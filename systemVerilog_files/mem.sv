==> flow/design.v <==
module mem(	input logic clk, we, fastclock,
				input logic [8:0] adr, 
				input logic [5:0] wd,
				output logic [5:0] rd,
				input logic donesending);
	logic [5:0] mem [511:0]; 
	logic [5:0] mem2 [511:0];
	logic [8:0] adr2;
	always@(negedge clk)
		begin  
				rd <= mem[adr]; 
			if (we) mem[adr] <= wd;
		end
endmodule 
Step by step through the tools: mem
The steps from the RTL of mem to its reports follow in flow order.
Line numbers count from 1 in the design file above.
Cell names lack the library's common part.
A cell with - has no value.
- top module: mem
- clock: clk
- library: sky130hd
- library corner: tt_025C_1v80

Word level
Counts by Yosys on the flattened word-level netlist (proc, flatten, opt, wreduce; memories kept). Register bits leave out memories and registers merged into their read ports (data or address); mux counts leave out enables and synchronous resets folded into registers. Print and check cells are left out. Cells with the same type and inputs are merged into one.
Yosys's memory passes give these memory sizes; they may raise the number of words (mostly to a power of two), join words into wider ones and drop unused or constant bits.
- noted memories: 1
- word-level cells: 4
- word width x clocked read ports at 6
- memory bits (writable): 3072
- flip-flop bits (word level): 0
- output and inout bits: 6
- memory list (memory ; words ; width ; rd ports ; wr ports ; line ; text):
    mem ; 512 ; 6 ; 1 ; 1 ; 6 ; logic [5:0] mem [511:0];
- noted multiplexer cells: 3
- operators by type and width (kind ; count):
    two-way mux 9 bit ; 1
    two-way mux 6 bit ; 1
    two-way mux 1 bit ; 1

Logic depth
Yosys ltp: most cells in a row. Word level: on the elaborated netlist, between registers, memories and ports. Mapped: between sequential cells and ports; inverters and the memories' decode and read muxes count.
- noted depth after elaboration: 1
- ABC_AREA: 0
- mapped depth: 14

After synthesis
The flow's flattened synthesis, as Yosys stat reports it; memories are mapped. The netlist is that of the ABC_AREA named above (0 if unset); the other value can give another one.
- cells by type (type ; count):
    edfxtp_1 ; 3072
    mux4_2 ; 650
    mux2i_1 ; 318
    nor2_1 ; 563
    buf_2 ; 163
    a22oi_1 ; 105
    nand2_1 ; 149
    clkbuf_1 ; 138
    mux2_2 ; 40
    a221oi_1 ; 48
    o22ai_1 ; 63
    buf_6 ; 31
    a21oi_1 ; 69
    o21ai_0 ; 64
    nand3_1 ; 59
    buf_4 ; 38
    a31oi_1 ; 33
    a22o_1 ; 21
Other cell types: 51; their cells: 279.
- cell area after synthesis: 120280.4 um2
- standard cells after synthesis: 5903
- mapped flip-flops: 3078
- noted sequential area: 92368.6 um2

==> results <==
2 stored runs of mem in the flow (synthesis by Yosys, layout by OpenROAD, sky130hd cells), in arbitrary order. Constraints: input delay and output delay 20% of the set period each, output load 0.01 pF.
By "total power after layout" is meant OpenSTA's value without simulated activity: inputs other than the clock are taken to toggle once in ten clock periods, and the tool carries that through the logic.

Run A

==> flow/run.sh <==
#!/bin/bash
# the make line also repeats the synthesis and layout settings of config.mk as NAME=value (left out here)
make -C /OpenROAD-flow-scripts/flow DESIGN_CONFIG=/design/flow/config.mk WORK_HOME=/design/flow/orfs CLKGATE_MAP_FILE= finish
==> flow/config.mk <==
export PLATFORM = sky130hd
export DESIGN_NAME = mem
export DESIGN_NICKNAME = mem
export VERILOG_FILES = /design/flow/design.v
export SDC_FILE = /design/flow/constraint.sdc
export NUM_CORES = 4
export LEC_CHECK = 0
export CAP_MARGIN = 10
export CELL_PAD_IN_SITES_GLOBAL_PLACEMENT = 3
export CORE_ASPECT_RATIO = 1.16
export CORE_MARGIN = 2
export CORE_UTILIZATION = 22
export CTS_CLUSTER_DIAMETER = 90
export GPL_ROUTABILITY_DRIVEN = 1
export GPL_TIMING_DRIVEN = 0
export HOLD_SLACK_MARGIN = -0.09
export MAX_ROUTING_LAYER = met5
export MIN_ROUTING_LAYER = met1
export PLACE_DENSITY = 0.6
export SLEW_MARGIN = 20
==> flow/constraint.sdc <==
create_clock -name core_clock -period 7.37 [get_ports {clk}]
set_input_delay 1.4740 -clock core_clock [delete_from_list [all_inputs] [get_ports {clk}]]
set_output_delay 1.4740 -clock core_clock [all_outputs]
set_load 0.01 [all_outputs]

Measured in run A:
- noted the post-synthesis cell area: 120280.4 um2
- die outline area at 552675.0 um2
- standard-cell area after layout at 168253.0 um2
- utilization after layout: 30.9 %
- lowest setup slack at -1005 ps
- total negative slack on setup checks at -24114 ps
- worst-case hold slack at 1314 ps
- total power after layout at 48203 uW

Run B

==> flow/run.sh <==
#!/bin/bash
# the make line also repeats the synthesis and layout settings of config.mk as NAME=value (left out here)
make -C /OpenROAD-flow-scripts/flow DESIGN_CONFIG=/design/flow/config.mk WORK_HOME=/design/flow/orfs CLKGATE_MAP_FILE= finish
==> flow/config.mk <==
export PLATFORM = sky130hd
export DESIGN_NAME = mem
export DESIGN_NICKNAME = mem
export VERILOG_FILES = /design/flow/design.v
export SDC_FILE = /design/flow/constraint.sdc
export NUM_CORES = 4
export LEC_CHECK = 0
export CAP_MARGIN = 20
export CELL_PAD_IN_SITES_DETAIL_PLACEMENT = 2
export CORE_MARGIN = 2
export CORE_UTILIZATION = 59
export CTS_CLUSTER_SIZE = 43
export PLACE_DENSITY_LB_ADDON = 0.16
export SLEW_MARGIN = 20
==> flow/constraint.sdc <==
create_clock -name core_clock -period 10.9 [get_ports {clk}]
set_input_delay 2.1800 -clock core_clock [delete_from_list [all_inputs] [get_ports {clk}]]
set_output_delay 2.1800 -clock core_clock [all_outputs]
set_load 0.01 [all_outputs]

Run B: no results, placement failed with a tool error.
