==> flow/design.v <==
module matrix(input logic 			clk, reset,
				  input logic 	[2:0] RGB1bus,RGB2bus,
				  output logic [2:0] RGB1, RGB2, 
				  output logic [3:0] rowD,
				  output logic 		LAT,OE);
	logic [4:0] counter;
	always_ff @ (negedge clk, posedge reset)
		if (reset) begin
			counter <= 0;
			RGB1 <= 0;
			RGB2 <= 0;
			rowD <= 0;
		end else begin  
			counter <= counter + 1'b1; 
			RGB1 <= RGB1bus;
			RGB2 <= RGB2bus;
			if (&counter)		rowD <= rowD + 1'b1;  
			else						rowD <= rowD;
		end
	always_ff @(negedge clk)
		if (&counter) begin  
			LAT <= 1;
			OE <= 1;
		end else if (counter ==0 )  
			LAT <= 0;
		else if(counter == 1)  
			OE <= 0; 
endmodule 
Tool chain data of matrix
The steps from the RTL of matrix to its reports follow in flow order.
Line numbers count from 1 in the design file above.
Library cell names are shortened.
Not given: --
Design
  top: matrix
  clock port: clk
  library: sky130hd
  timing corner: tt_025C_1v80

Word-level counts
Counts by Yosys on the flattened word-level netlist (proc, flatten, opt, wreduce; memories kept). Register bits leave out memories and registers merged into their read ports (data or address); mux counts leave out enables and synchronous resets folded into registers. Print and check cells are left out. Cells with the same type and inputs are merged into one.
Word-level totals
  register bits: 17
  input port bits: 8
  output and inout bits: 12
  elaborated cells: 13
Cells by class
  add/sub/neg operators: 2
  equality and inequality tests: 1
  bitwise operators: 1
  reduce/logical cells: 3
Operator list (number)
  adder 5 x 1 -> 5 bit (second input constant): 1
  equality test 5 x 1 -> 1 bit (second input constant): 1
  zero test 5 bit: 1
  AND reduction 5 bit: 1
  adder 4 x 1 -> 4 bit (second input constant): 1
  AND reduction 2 bit: 1
  NOT 1 bit: 1

Depth
Yosys ltp: most cells in a row. Word level: on the elaborated netlist, between registers, memories and ports. Mapped: between sequential cells and ports; inverters and the memories' decode and read muxes count.
Logic depth
  word-level depth: 3
  ABC_AREA: 0
  gate-level depth with buffers: 6
  mapped depth without buffers: 5

Mapped cells and area
Yosys stat after the flow's synthesis: flattened, memories mapped to cells. It holds for the ABC_AREA given above (unset counts as 0); a run with the other value may have another netlist.
Totals and module areas in this step are rounded.
Cell types
  dfrtn_1: number 15, total area 375.36 um2
  ha_1: number 5, total area 62.56 um2
  dfxtp_1: number 2, total area 40.038 um2
  xnor2_1: number 3, total area 26.275 um2
  inv_1: number 5, total area 18.768 um2
  xor2_1: number 2, total area 17.517 um2
  mux2_4: number 1, total area 15.014 um2
  buf_6: number 1, total area 11.261 um2
  nor2_1: number 2, total area 7.507 um2
  nor3b_1: number 1, total area 7.507 um2
  a31oi_1: number 1, total area 6.256 um2
  and3_1: number 1, total area 6.256 um2
  nand4_1: number 1, total area 6.256 um2
  a21oi_1: number 1, total area 5.005 um2
  nand3_1: number 1, total area 5.005 um2
  nor3_1: number 1, total area 5.005 um2
  nand2_1: number 1, total area 3.754 um2
Mapped netlist
  standard cells after synthesis: 44
  mapped area: 0.00062 mm2
  sequential part of the area: 0.00042 mm2
  flip-flop cells: 17
  buffer cells: 1

Lab notebook: matrix

Record of 2 stored runs of the RTL-to-layout flow on matrix, platform sky130hd. The runs are unordered. Constraints: input delay and output delay 20% of the set period each, output load 0.01 pF.
"total power of the final layout" rests on the timing tool's default activity at the inputs, not on a simulated workload.
Results are given in rounded form.

==> record 1: settings <==
{ "period_ns": 1.66, "CORE_UTILIZATION": 40, "SETUP_SLACK_MARGIN": 0.17, "PLACE_DENSITY": 0.93, "HOLD_SLACK_MARGIN": -0.07, "TNS_END_PERCENT": 95, "CTS_CLUSTER_SIZE": 47, "CAP_MARGIN": 30, "CORE_MARGIN": 2, "SLEW_MARGIN": 20 }
==> record 1: results <==
total power of the final layout: 800 uW
die outline area: 0.0019 mm2
std-cell area (final layout): 0.00095 mm2
total negative slack: -3700 ps
post-synthesis cell area: 0.00062 mm2
setup slack of the worst path: -340 ps
final utilization: 0.64
lowest hold slack: 470 ps

==> record 2: settings <==
{ "period_ns": 1.1, "CORE_UTILIZATION": 18, "PLACE_DENSITY_LB_ADDON": 0.2, "CELL_PAD_IN_SITES_DETAIL_PLACEMENT": 1, "TNS_END_PERCENT": 55, "GPL_TIMING_DRIVEN": 0, "CTS_CLUSTER_SIZE": 14, "CAP_MARGIN": 35, "CORE_MARGIN": 2, "SLEW_MARGIN": 20 }
==> record 2: results <==
std-cell area (final layout): 0.001 mm2
post-synthesis cell area: 0.00062 mm2
final utilization: 0.3
setup slack of the worst path: -510 ps
die outline area: 0.0039 mm2
total power of the final layout: 1100 uW
lowest hold slack: 450 ps
total negative slack: -7800 ps
